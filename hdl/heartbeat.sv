==> flow/design.v <==
package types;
typedef logic[31:0] u32; 
typedef logic[15:0] u16;
typedef logic[ 7:0] u8;
typedef logic[ 3:0] u4;   
endpackage
`timescale 1ns / 1ps
module heartbeat #(
    parameter int CLK_HZ = 12_000_000,
    parameter int HB_HZ = 1
)(
    input  logic clock,
    input  logic reset,
    output logic o_heartbeat
    );
    localparam int HB_COUNTS = 12_000_000;
    localparam int DUTY_CNTS = 600_000;
    typedef int unsigned uint_32; 
    uint_32  x_count;
    logic    x_flag; 
    uint_32  y_count;
    logic    y_flag;
    always_comb begin 
        o_heartbeat = (y_count > 0) ? 1'b1 : 1'b0;
    end 
    always_ff@(posedge clock) begin : Xcounter 
        if (reset) begin 
            x_count <= 0; 
            x_flag <= 1'b0; 
        end else begin 
                if (x_count < HB_COUNTS) begin 
                    x_count <= x_count + 1;
                    x_flag <= 1'b0;
                end else begin 
                    x_count <= 0;
                    x_flag <= 1'b1;
                end
        end
    end : Xcounter
    always_ff@(posedge clock) begin : Ycounter 
        if (reset || x_flag) begin 
            y_count <= DUTY_CNTS;
        end else begin 
            if (y_count >0  ) begin 
                y_count <= y_count - 1;
            end
        end
    end : Ycounter
endmodule
## Tool chain data of heartbeat

Tool output for the design above, in the order of the flow.
Line numbers count from 1 in the design file above.
Cell names lack the library's common part.
Not given: --

- Top module: heartbeat
- Clock port: clock
- Cell library: sky130hd
- Library corner: tt_025C_1v80

## After elaboration

Yosys after proc, flatten, opt, wreduce and memory -nomap, before mapping. Enables and synchronous resets that opt folds into registers are not counted as muxes. Memory bits, and registers merged into a memory's read port (data or address), are not among the register bits. Print and check cells are not counted. Equal cells are merged and count once.

- Bits in registers: 65
- Memory bits (read-only): 0
- Bits in writable memories: 0
- Output and inout port bits: 1
- Word-level cells: 12
- Memory cells: 0
- Bits in latches: 0
- Word width x clocked read ports: 0
- Input port bits: 2

- Magnitude comparators: 2
- Add/sub/neg operators: 2
- $mul: 0
- Equal/unequal tests: 0
- Divide/modulo/power cells: 0
- Shift operators: 0
- Bitwise operators: 1
- Reductions and logical operators: 2
- Mux-type cells: 2

Operators with widths:

| kind | number |
|---|---|
| 32-bit by 1-bit adder with 32-bit output (second input constant) | 1 |
| 32-bit by 1-bit subtractor with 32-bit output (second input constant) | 1 |
| 32-bit by 1-bit greater-than comparator with 1-bit output (second input constant) | 1 |
| 32-bit by 24-bit less-than comparator with 1-bit output (second input constant) | 1 |
| 2-bit OR reduction | 1 |
| 1-bit two-way mux | 2 |
| 1-bit logical OR | 1 |
| 1-bit NOT | 1 |

## Longest topological paths

Depth = most cells in a row (Yosys ltp): at word level without a register or memory, in the mapped netlist without a sequential cell, where the memories' decode and read muxes count.

- Depth in word-level cells: 3
- ABC_AREA: 0
- Depth in mapped cells: 8
- Gate-level depth less buffers: 8

## Netlist

Source: synth_stat.txt of the flow (Yosys; design flattened, memories mapped). It holds for the ABC_AREA given above (unset counts as 0); a run with the other value may have another netlist.

- Buffer cells: 13
- Sequential part of the area: 1301.2 µm²
- Mapped flip-flops: 65
- Mapped cells: 334
- Mapped area: 2891.5 µm²

Cells by type:

| cell | number | area in all (µm²) |
|---|---|---|
| dfxtp_1 | 65 | 1.3E+03 |
| nor2_1 | 51 | 191.434 |
| xor2_1 | 18 | 157.651 |
| xnor2_1 | 14 | 122.618 |
| nand3_1 | 19 | 95.091 |
| nand4_1 | 15 | 93.84 |
| nand2_1 | 23 | 86.333 |
| nor4_1 | 11 | 68.816 |
| a21oi_1 | 12 | 60.058 |
| nor3_1 | 11 | 55.053 |
| or4_1 | 7 | 52.55 |
| or3_1 | 8 | 50.048 |
| o21ai_0 | 8 | 40.038 |
| clkbuf_1 | 10 | 37.536 |
| or3_2 | 4 | 30.029 |
| nor4b_1 | 3 | 26.275 |
| o41ai_1 | 3 | 26.275 |
| ha_1 | 2 | 25.024 |

Other cell types: 31; their cells: 50.

## Worst setup path after synthesis

Path of least setup slack by OpenSTA after synthesis, without wires, with an ideal clock, recovery checks aside; 20% of the period is set as input and as output delay. Where synthesis merged equal registers, the netlist keeps one of their names.

- Path kind: register to output
- Start: reg y_count[22]
- End: out o_heartbeat
- Path buffers: 2
- Output delay: 1.096 ns
- Clock period: 5.48 ns
- Path delay: 1.971 ns
- Arrival: 1.971 ns
- Required time: 4.384 ns
- Slack: 2.413 ns
- Stages: 7
- Time at the first pin: 0.000 ns
- Synthesis period reached: 3.067 ns

"path delay" = arrival - input delay + setup time.
A path that ends at an output port has no setup time.
"stages" counts driving pins, that of a launching flip-flop among them; a cell with two outputs on the path counts twice.
"synthesis period reached" = period - worst setup slack (recovery checks aside). The figure is calculated, with input and output delays left at 20% of the set period.
Between the ends stands the longest chain of elaborated cells between them, by number of cells; it is not shown to be the way that was timed. Of several equally long chains one is given.
A line is the first line of the expression or statement that the cell stems from. Yosys adds cells for indexed reads and writes and turns some case tables into memories.

- Cells stage by stage: dfxtp_1 or4_1 clkbuf_2 or4_1 buf_2 nor3_4 inv_4
- Cells in the longest elaborated chain: 2
- Elaborated cells on any way between the ends: 2
- Classes of those cells: compare: 1; mux: 1

Ends and longest elaborated chain, post-synthesis:

| item | line | source |
|---|---|---|
| start: declaration | 21 | `uint_32  y_count;` |
| start: assignment | 42 | `y_count <= DUTY_CNTS;` |
| start: assignment | 45 | `y_count <= y_count - 1;` |
| 32-bit by 1-bit greater-than comparator with 1-bit output | 24 | `o_heartbeat = (y_count > 0) ? 1'b1 : 1'b0;` |
| 1-bit two-way mux | 24 |  |
| end: declaration | 14 | `output logic o_heartbeat` |

## Timing after layout

Path of least setup slack in the final report of flow run 1 (OpenROAD, finished layout, wires in). Where an end is a register, its clock arrival counts in the times.

- Path kind: register to output
- Start: reg y_count[22]
- End: out o_heartbeat
- Path buffers: 1
- Time at the first pin: 0.34 ns
- Clock period: 3.68 ns
- Arrival: 2.72 ns
- Stages: 6
- Output delay: 0.74 ns
- Slack: 0.22 ns
- Required time: 2.94 ns

Between the ends stands the longest chain of elaborated cells between them, by number of cells; it is not shown to be the way that was timed. Of several equally long chains one is given.

- Cells stage by stage: dfxtp_1 or4_1 or4_4 nor3_4 inv_4 clkdlybuf4s50_1
- Cells in the longest elaborated chain: 2
- Elaborated cells on any way between the ends: 2
- Classes of those cells: compare: 1; mux: 1

Ends and longest elaborated chain, post-layout:

| item | line | source |
|---|---|---|
| start: declaration | 21 | `uint_32  y_count;` |
| start: assignment | 42 | `y_count <= DUTY_CNTS;` |
| start: assignment | 45 | `y_count <= y_count - 1;` |
| 32-bit by 1-bit greater-than comparator with 1-bit output | 24 | `o_heartbeat = (y_count > 0) ? 1'b1 : 1'b0;` |
| 1-bit two-way mux | 24 |  |
| end: declaration | 14 | `output logic o_heartbeat` |

==> runs of heartbeat <==
Top module heartbeat; platform sky130hd; tools Yosys and OpenROAD; 2 stored runs in no particular order. Input and output delays are each 20% of the period that was set; the output load is 0.01 pF.
"achieved clock period" means the clock period less the worst setup slack. The figure is calculated, with input and output delays left at 20% of the set period.
"time on the worst setup path" is the time allowed to the run's worst setup path (the clock period less input and output delay, where it has them) less its slack. Clock arrival times count: a late capture clock shortens it, a late launch clock lengthens it.
"total power of the final layout" rests on the timing tool's default activity at the inputs, not on a simulated workload.
Among the settings, . means not set for that run.
Results: . = not shown.

| setting or result | flow run 1 | flow run 2 |
|---|---|---|
| period_ns | 3.68 | 1.78 |
| CORE_UTILIZATION | 33 | 54 |
| SETUP_SLACK_MARGIN | 0.11 | 0.39 |
| PLACE_DENSITY_LB_ADDON | 0.15 | 0.1 |
| CELL_PAD_IN_SITES_GLOBAL_PLACEMENT | 1 | 2 |
| TNS_END_PERCENT | 85 | . |
| GPL_ROUTABILITY_DRIVEN | 0 | . |
| CTS_CLUSTER_DIAMETER | 271 | . |
| CAP_MARGIN | 10 | 5 |
| SLEW_MARGIN | 30 | 20 |
| MIN_ROUTING_LAYER | met2 | . |
| MAX_ROUTING_LAYER | met4 | . |
| CORE_MARGIN | 2 | 2 |
| CORE_ASPECT_RATIO | . | 0.65 |
| ABC_AREA | . | 1 |
| CTS_CLUSTER_SIZE | . | 31 |
| lowest hold slack (ns) | 0.451 | . |
| time on the worst setup path (ns) | 2.72 | . |
| worst setup path kind | register to output | . |
| smallest setup slack (ns) | 0.222 | . |
| achieved clock period (ns) | 3.458 | . |
| post-synthesis cell area (µm²) | 2891.5 | . |
| total negative setup slack (ns) | 0.000 | . |
| total power of the final layout (W) | 0.001404 | . |
| die size (µm²) | 9526.7 | . |
| standard-cell area of the final layout (µm²) | 3278.1 | . |
| utilization after layout | 0.381 | . |

Flow run 2: stopped before the end: placement reported FLW-0024
